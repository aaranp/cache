==> flow/design.v <==
module M68kDramController_Verilog (
			input Clock,								 
			input Reset_L,     						 
			input unsigned [31:0] Address,		 
			input unsigned [15:0] DataIn,			 
			input UDS_L,								 
			input LDS_L, 								 
			input DramSelect_L,     				 
			input WE_L,  								 
			input AS_L,									 
			output reg unsigned[15:0] DataOut, 				 
			output reg SDram_CKE_H,								 
			output reg SDram_CS_L,								 
			output reg SDram_RAS_L,								 
			output reg SDram_CAS_L,								 
			output reg SDram_WE_L,								 
			output reg unsigned [12:0] SDram_Addr,			 
			output reg unsigned [1:0] SDram_BA,				 
			inout  reg unsigned [15:0] SDram_DQ,			 
			output reg Dtack_L,									 
			output reg ResetOut_L,								 
			output reg [4:0] DramState
		); 	
		reg  	[4:0] Command;										 
		reg	TimerLoad_H ;										 
		reg   TimerDone_H ;										 
		reg 	unsigned	[15:0] Timer;							 
		reg 	unsigned	[15:0] TimerValue;					 
		reg	RefreshTimerLoad_H;								 
		reg   RefreshTimerDone_H ;								 
		reg 	unsigned	[15:0] RefreshTimer;					 
		reg 	unsigned	[15:0] RefreshTimerValue;			 
		reg   unsigned [4:0] CurrentState;					 
		reg   unsigned [4:0] NextState;						 
		reg  	unsigned [1:0] BankAddress;
		reg  	unsigned [12:0] DramAddress;
		reg	DramDataLatch_H;									 
		reg  	unsigned [15:0]SDramWriteData;
		reg  FPGAWritingtoSDram_H;								 
		reg  CPU_Dtack_L;											 
		reg  CPUReset_L;		
		parameter PoweringUp = 5'b00000 ;					 
		parameter DeviceDeselect  = 5'b11111;				 
		parameter NOP = 5'b10111;								 
		parameter BurstStop = 5'b10110;						 
		parameter ReadOnly = 5'b10101; 						 
		parameter ReadAutoPrecharge = 5'b10101; 			 
		parameter WriteOnly = 5'b10100; 						 
		parameter WriteAutoPrecharge = 5'b10100 ;			 
		parameter AutoRefresh = 5'b10001;
		parameter BankActivate = 5'b10011;					 
		parameter PrechargeSelectBank = 5'b10010;			 
		parameter PrechargeAllBanks = 5'b10010;			 
		parameter ModeRegisterSet = 5'b10000;				 
		parameter ExtModeRegisterSet = 5'b10000;			 
		parameter InitialisingState = 5'h00;				 
		parameter WaitingForPowerUpState = 5'h01	;		 
		parameter IssueFirstNOP = 5'h02;						 
		parameter PrechargingAllBanks = 5'h03;
		parameter Idle_state = 5'h04;			
		parameter Precharge_NOP = 5'h05;
		parameter Refresh_com = 5'h06;
		parameter Load_NOP = 5'h07;
		parameter Load_refresh_timer = 5'h08;
		parameter Read = 5'h09;
		parameter Wait_write = 5'd10;
		parameter Write = 5'd11;
		parameter After_write = 5'd12;
		parameter Wait_CAS = 5'd13;
		parameter Terminate = 5'd14;
		parameter Load_reg = 5'd15;
	always@(posedge Clock)
		if(TimerLoad_H == 1) 				 
			Timer <= TimerValue ;			 
		else if(Timer != 16'd0) 			 
			Timer <= Timer - 16'd1 ;		 
	always@(Timer) begin
		TimerDone_H <= 0 ;					 
		if(Timer == 16'd0) 					 
			TimerDone_H <= 1 ;				 
	end
	always@(posedge Clock)
		if(RefreshTimerLoad_H == 1) 						 
			RefreshTimer  <= RefreshTimerValue ;		 
		else if(RefreshTimer != 16'd0) 					 
			RefreshTimer <= RefreshTimer - 16'd1 ;		 
	always@(RefreshTimer) begin
		RefreshTimerDone_H <= 0 ;							 
		if(RefreshTimer == 16'd0) 								 
			RefreshTimerDone_H <= 1 ;						 
	end
   always@(posedge Clock, negedge Reset_L)
	begin
		if(Reset_L == 0) begin							 
			CurrentState <= InitialisingState ;
			ResetOut_L   <= 0;
		end else 	begin									 
			CurrentState <= NextState;		
			SDram_CKE_H <= Command[4];			 
			SDram_CS_L  <= Command[3];			 
			SDram_RAS_L <= Command[2];			 
			SDram_CAS_L <= Command[1];			 
			SDram_WE_L  <= Command[0];			 
			SDram_Addr  <= DramAddress;		 
			SDram_BA   	<= BankAddress;		 
			Dtack_L 		<= CPU_Dtack_L ;			 
			ResetOut_L 	<= CPUReset_L ;			 
			if(FPGAWritingtoSDram_H == 1) 			 
				SDram_DQ	<= SDramWriteData ;
			else
				SDram_DQ	<= 16'bZZZZZZZZZZZZZZZZ;			 
			DramState <= CurrentState ;					 
		end
	end	
	always@(negedge Clock)
	begin
		if(DramDataLatch_H == 1)      			 
			DataOut <= SDram_DQ ;					 
	end
	always@(*)
	begin
		Command 	<= NOP ;												 
		NextState <= InitialisingState ;							 
		TimerValue <= 16'h0000;										 
		RefreshTimerValue <= 16'h0000 ;							 
		TimerLoad_H <= 0;												 
		RefreshTimerLoad_H <= 0 ;									 
		DramAddress <= 13'h0000 ;									 
		BankAddress <= 2'b00 ;										 
		DramDataLatch_H <= 0;										 
		CPU_Dtack_L <= 1 ;											 
		SDramWriteData <= 16'h0000 ;								 
		CPUReset_L <= 0 ;												 
		FPGAWritingtoSDram_H <= 0 ;								 
		if(CurrentState == InitialisingState ) begin
			TimerValue <= 16'd8;
			TimerLoad_H <= 1 ;										 
			Command <= PoweringUp ;									 
			NextState <= WaitingForPowerUpState ;				 
		end
		else if(CurrentState == WaitingForPowerUpState) begin
			Command <= PoweringUp ;									 
			if(TimerDone_H == 1) 									 
				NextState <= IssueFirstNOP ;						 
			else
				NextState <= WaitingForPowerUpState ;			 
		end
		else if(CurrentState == IssueFirstNOP) begin	 		 
			Command <= NOP ;											 
			NextState <= PrechargingAllBanks;
		end		
		else if (CurrentState == PrechargingAllBanks) begin
			Command <= PrechargeAllBanks;
			DramAddress[10] <= 1;				 
			NextState <= Precharge_NOP;
		end
		else if (CurrentState == Precharge_NOP) begin
			Command <= NOP;
			NextState <= Refresh_com;
			TimerValue <= 16'd40;
			TimerLoad_H <= 1'b1;
			DramAddress[10] <= 0;
		end
		else if(CurrentState == Refresh_com) begin
			if(TimerDone_H) begin
				NextState <= Load_reg;
			end
			else if (Timer % 4 == 0) begin
			Command <= AutoRefresh;
			NextState <= Refresh_com;
			end
			else begin
				Command <= NOP;
				NextState <= Refresh_com;
			end
		end
		else if(CurrentState == Load_reg) begin
			DramAddress <= 16'h220;
			Command <= ModeRegisterSet;
			NextState <= Load_NOP;
			TimerValue <= 16'd3;
			TimerLoad_H <= 1'b1;
			DramAddress[10] <= 0;
		end
		else if(CurrentState == Load_NOP) begin
			Command <= NOP;
			if (TimerDone_H) begin
				NextState <= Load_refresh_timer;
			end
			else NextState <= Load_NOP;
		end
		else if(CurrentState == Load_refresh_timer) begin
			RefreshTimerValue <= 16'd375; 		 
			RefreshTimerLoad_H <= 1'b1;			 
			NextState <= Idle_state;
		end
		else if(CurrentState == Idle_state) begin
			Command <= NOP;
			CPUReset_L <= 1;
			if (RefreshTimerDone_H) begin
				NextState <= PrechargingAllBanks;
			end
			else if ((DramSelect_L == 0) && (AS_L == 0)) begin
				DramAddress <= Address[23:11];  
				BankAddress <= Address[25:24];
				Command <= BankActivate;
				if(WE_L) 
					NextState <= Read;
				else 
					NextState <= Wait_write;
			end
			else NextState <= Idle_state;
		end
		else if(CurrentState == Wait_write) begin
			CPUReset_L <= 1;								
			if((UDS_L == 0) || (LDS_L == 0)) begin	
				DramAddress <= Address[10:1];	
				DramAddress[10] <= 1;		
				BankAddress <= Address[25:24];			
				CPU_Dtack_L <= 0;							
				FPGAWritingtoSDram_H <= 1; 			
				SDramWriteData <= DataIn;				
				Command <= WriteAutoPrecharge;
				NextState <= After_write;
			end
			else 
				NextState <= Wait_write;	
		end
		else if(CurrentState == After_write) begin
			CPUReset_L <= 1;						
			CPU_Dtack_L <= 0;						
			FPGAWritingtoSDram_H <= 1; 		
			SDramWriteData <= DataIn;			
			Command <= NOP;	
			NextState <= Terminate;
		end
		else if(CurrentState == Read) begin
			CPUReset_L <= 1;
			DramAddress <= Address[10:1];			
			DramAddress[10] <= 1;
			BankAddress <= Address[25:24];			
			Command <= ReadAutoPrecharge;	
			TimerValue <= 16'd3;					
			TimerLoad_H <= 1 ;			
			NextState <= Wait_CAS;
		end
		else if(CurrentState == Wait_CAS) begin			
			CPUReset_L <= 1;		
			CPU_Dtack_L <= 0;		
			DramDataLatch_H <= 1;		
			Command <= NOP;	
			if (TimerDone_H) begin
				NextState <= Terminate;
			end
			else NextState <= Wait_CAS;
		end
		else if(CurrentState == Terminate) begin
			CPUReset_L <= 1;								
			Command <= NOP;	
			if((UDS_L == 0) || (LDS_L == 0)) begin	
				CPU_Dtack_L <= 0;							
				NextState <= Terminate;
			end
			else 
				NextState <= Idle_state;
		end	
	end	 
endmodule
# --- Step by step through the tools: M68kDramController_Verilog ---
# What the tools print for M68kDramController_Verilog, step after step.
# Lines are those of the file above, counted from 1.
# Cell names lack the library's common part.
design:
  top: "M68kDramController_Verilog"
  clock_port: "Clock"
  library: "sky130hd"
  pvt_corner: "tt_025C_1v80"

# --- Word level ---
# Yosys after proc, flatten, opt, wreduce and memory -nomap, before mapping. Memory bits, and registers merged into a memory's read port (data or address), are not among the register bits. Print and check cells are not counted.
bits:
  register_bits: 94
  word_cells: 236
classes:
  reduce_and_logical: 17
  bitwise: 6
  n_eq: 14
  muxes: 179
  add_sub_neg: 2
op_table:
  columns: ["cell", "count"]
  rows:
  - ["16-bit two-way mux", 18]
  - ["10-bit two-way mux", 10]
  - ["1-bit two-way mux", 82]
  - ["9-bit two-way mux", 9]
  - ["4-bit two-way mux", 20]
  - ["2-bit two-way mux", 22]
  - ["3-bit two-way mux", 13]
  - ["16-bit by 1-bit subtractor with 16-bit output (second input constant)", 2]
  - ["16-bit logical NOT", 2]
  - ["16-bit nonzero test", 2]
  - ["32-bit logical NOT", 1]
  - ["6-bit two-way mux", 5]
  - ["4-bit equality test (second input constant)", 7]
  - ["4-bit by 3-bit equality test with 1-bit output (second input constant)", 4]
  - ["12-bit OR reduction", 1]
  - ["10-bit OR reduction", 1]
  - ["9-bit OR reduction", 1]
  - ["4-bit by 2-bit equality test with 1-bit output (second input constant)", 2]
  - ["1-bit inverter", 6]
  - ["6-bit OR reduction", 1]
  - ["5-bit logical NOT", 1]
  - ["5-bit OR reduction", 1]
  - ["2-bit nonzero test", 2]
  - ["4-bit by 1-bit equality test with 1-bit output (second input constant)", 1]
  - ["3-bit OR reduction", 1]
  - ["2-bit OR reduction", 1]
  - ["1-bit logical AND", 1]
  - ["1-bit logical OR", 1]

# --- Depth ---
# Longest topological path by Yosys (ltp), each cell counted once; first at word level (registers and memories cut), then after technology mapping (sequential cells cut; the memories' decode and read muxes count).
logic_depth:
  word_depth: 18
  ABC_AREA: 0
  ltp_mapped: 8

# --- Synthesis result ---
# The flow's flattened synthesis, as Yosys stat reports it; memories are mapped. The netlist is that of the ABC_AREA named above (0 if unset); the other value can give another one.
# Totals and module areas in this step are rounded.
synth_totals:
  mapped_area_um2: 4400
  cell_count: 365
  ffs: 93
types:
  columns: ["type", "count", "area_total_um2"]
  rows:
  - ["edfxtp_1", 88, 2.64E+03]
  - ["nor2_1", 46, 172.666]
  - ["xnor2_1", 15, 131.376]
  - ["and2_1", 20, 125.12]
  - ["dfrtp_1", 5, 125.12]
  - ["nand2_1", 32, 120.115]
  - ["xor2_1", 11, 96.342]
  - ["nor3_1", 14, 70.067]
  - ["nand2b_1", 9, 56.304]
  - ["a21oi_1", 11, 55.053]
  - ["a22o_1", 6, 52.55]
  - ["nor2b_1", 7, 43.792]
  - ["o21ai_0", 8, 40.038]
  - ["clkbuf_1", 10, 37.536]
  - ["ha_1", 3, 37.536]
  - ["inv_1", 9, 33.782]
  - ["nor4_1", 5, 31.28]
  - ["or2_2", 5, 31.28]
# Not listed: further types 34, cells in them 61.

Appendix: measured runs

Record of 2 stored runs of the RTL-to-layout flow on M68kDramController_Verilog, platform sky130hd. The runs are unordered. Constraints: input delay and output delay 20% of the set period each, output load 0.01 pF.
By "final_power_mw" is meant OpenSTA's value without simulated activity: inputs other than the clock are taken to toggle once in ten clock periods, and the tool carries that through the logic.
Results are given in rounded form.

--- record 1 ---
==> flow/run.sh <==
#!/bin/bash
# the make line also repeats the synthesis and layout settings of config.mk as NAME=value (left out here)
make -C /OpenROAD-flow-scripts/flow DESIGN_CONFIG=/design/flow/config.mk WORK_HOME=/design/flow/orfs CLKGATE_MAP_FILE= finish
==> flow/config.mk <==
export PLATFORM = sky130hd
export DESIGN_NAME = M68kDramController_Verilog
export DESIGN_NICKNAME = M68kDramController_Verilog
export VERILOG_FILES = /design/flow/design.v
export SDC_FILE = /design/flow/constraint.sdc
export NUM_CORES = 4
export LEC_CHECK = 0
export CAP_MARGIN = 20
export CORE_MARGIN = 2
export CORE_UTILIZATION = 40
export SETUP_SLACK_MARGIN = -0.15
export SLEW_MARGIN = 20
==> flow/constraint.sdc <==
create_clock -name core_clock -period 5.29 [get_ports {Clock}]
set_input_delay 1.0580 -clock core_clock [delete_from_list [all_inputs] [get_ports {Clock}]]
set_output_delay 1.0580 -clock core_clock [all_outputs]
set_load 0.01 [all_outputs]

==> results, as YAML <==
results:
  final_power_mw: 2.7
  total_die_area_um2: 12000
  fin_ws_ns: 0.33
  final_cell_area_um2: 5700
  post_route_util_pct: 52
  fin_tns_ns: 0.000
  synth_area_um2: 4400

--- record 2 ---
==> flow/run.sh <==
#!/bin/bash
# the make line also repeats the synthesis and layout settings of config.mk as NAME=value (left out here)
make -C /OpenROAD-flow-scripts/flow DESIGN_CONFIG=/design/flow/config.mk WORK_HOME=/design/flow/orfs CLKGATE_MAP_FILE= finish
==> flow/config.mk <==
export PLATFORM = sky130hd
export DESIGN_NAME = M68kDramController_Verilog
export DESIGN_NICKNAME = M68kDramController_Verilog
export VERILOG_FILES = /design/flow/design.v
export SDC_FILE = /design/flow/constraint.sdc
export NUM_CORES = 4
export LEC_CHECK = 0
export ABC_AREA = 1
export CAP_MARGIN = 20
export CELL_PAD_IN_SITES_DETAIL_PLACEMENT = 2
export CELL_PAD_IN_SITES_GLOBAL_PLACEMENT = 2
export CORE_MARGIN = 2
export CORE_UTILIZATION = 36
export CTS_CLUSTER_SIZE = 64
export GPL_TIMING_DRIVEN = 1
export MAX_ROUTING_LAYER = met5
export MIN_ROUTING_LAYER = met1
export SLEW_MARGIN = 20
export TNS_END_PERCENT = 100
==> flow/constraint.sdc <==
create_clock -name core_clock -period 3.21 [get_ports {Clock}]
set_input_delay 0.6420 -clock core_clock [delete_from_list [all_inputs] [get_ports {Clock}]]
set_output_delay 0.6420 -clock core_clock [all_outputs]
set_load 0.01 [all_outputs]

==> results, as YAML <==
results:
  total_die_area_um2: 13000
  final_power_mw: 4.8
  post_route_util_pct: 48
  synth_area_um2: 4400
  fin_ws_ns: 0.005
  fin_tns_ns: 0.000
  final_cell_area_um2: 5800
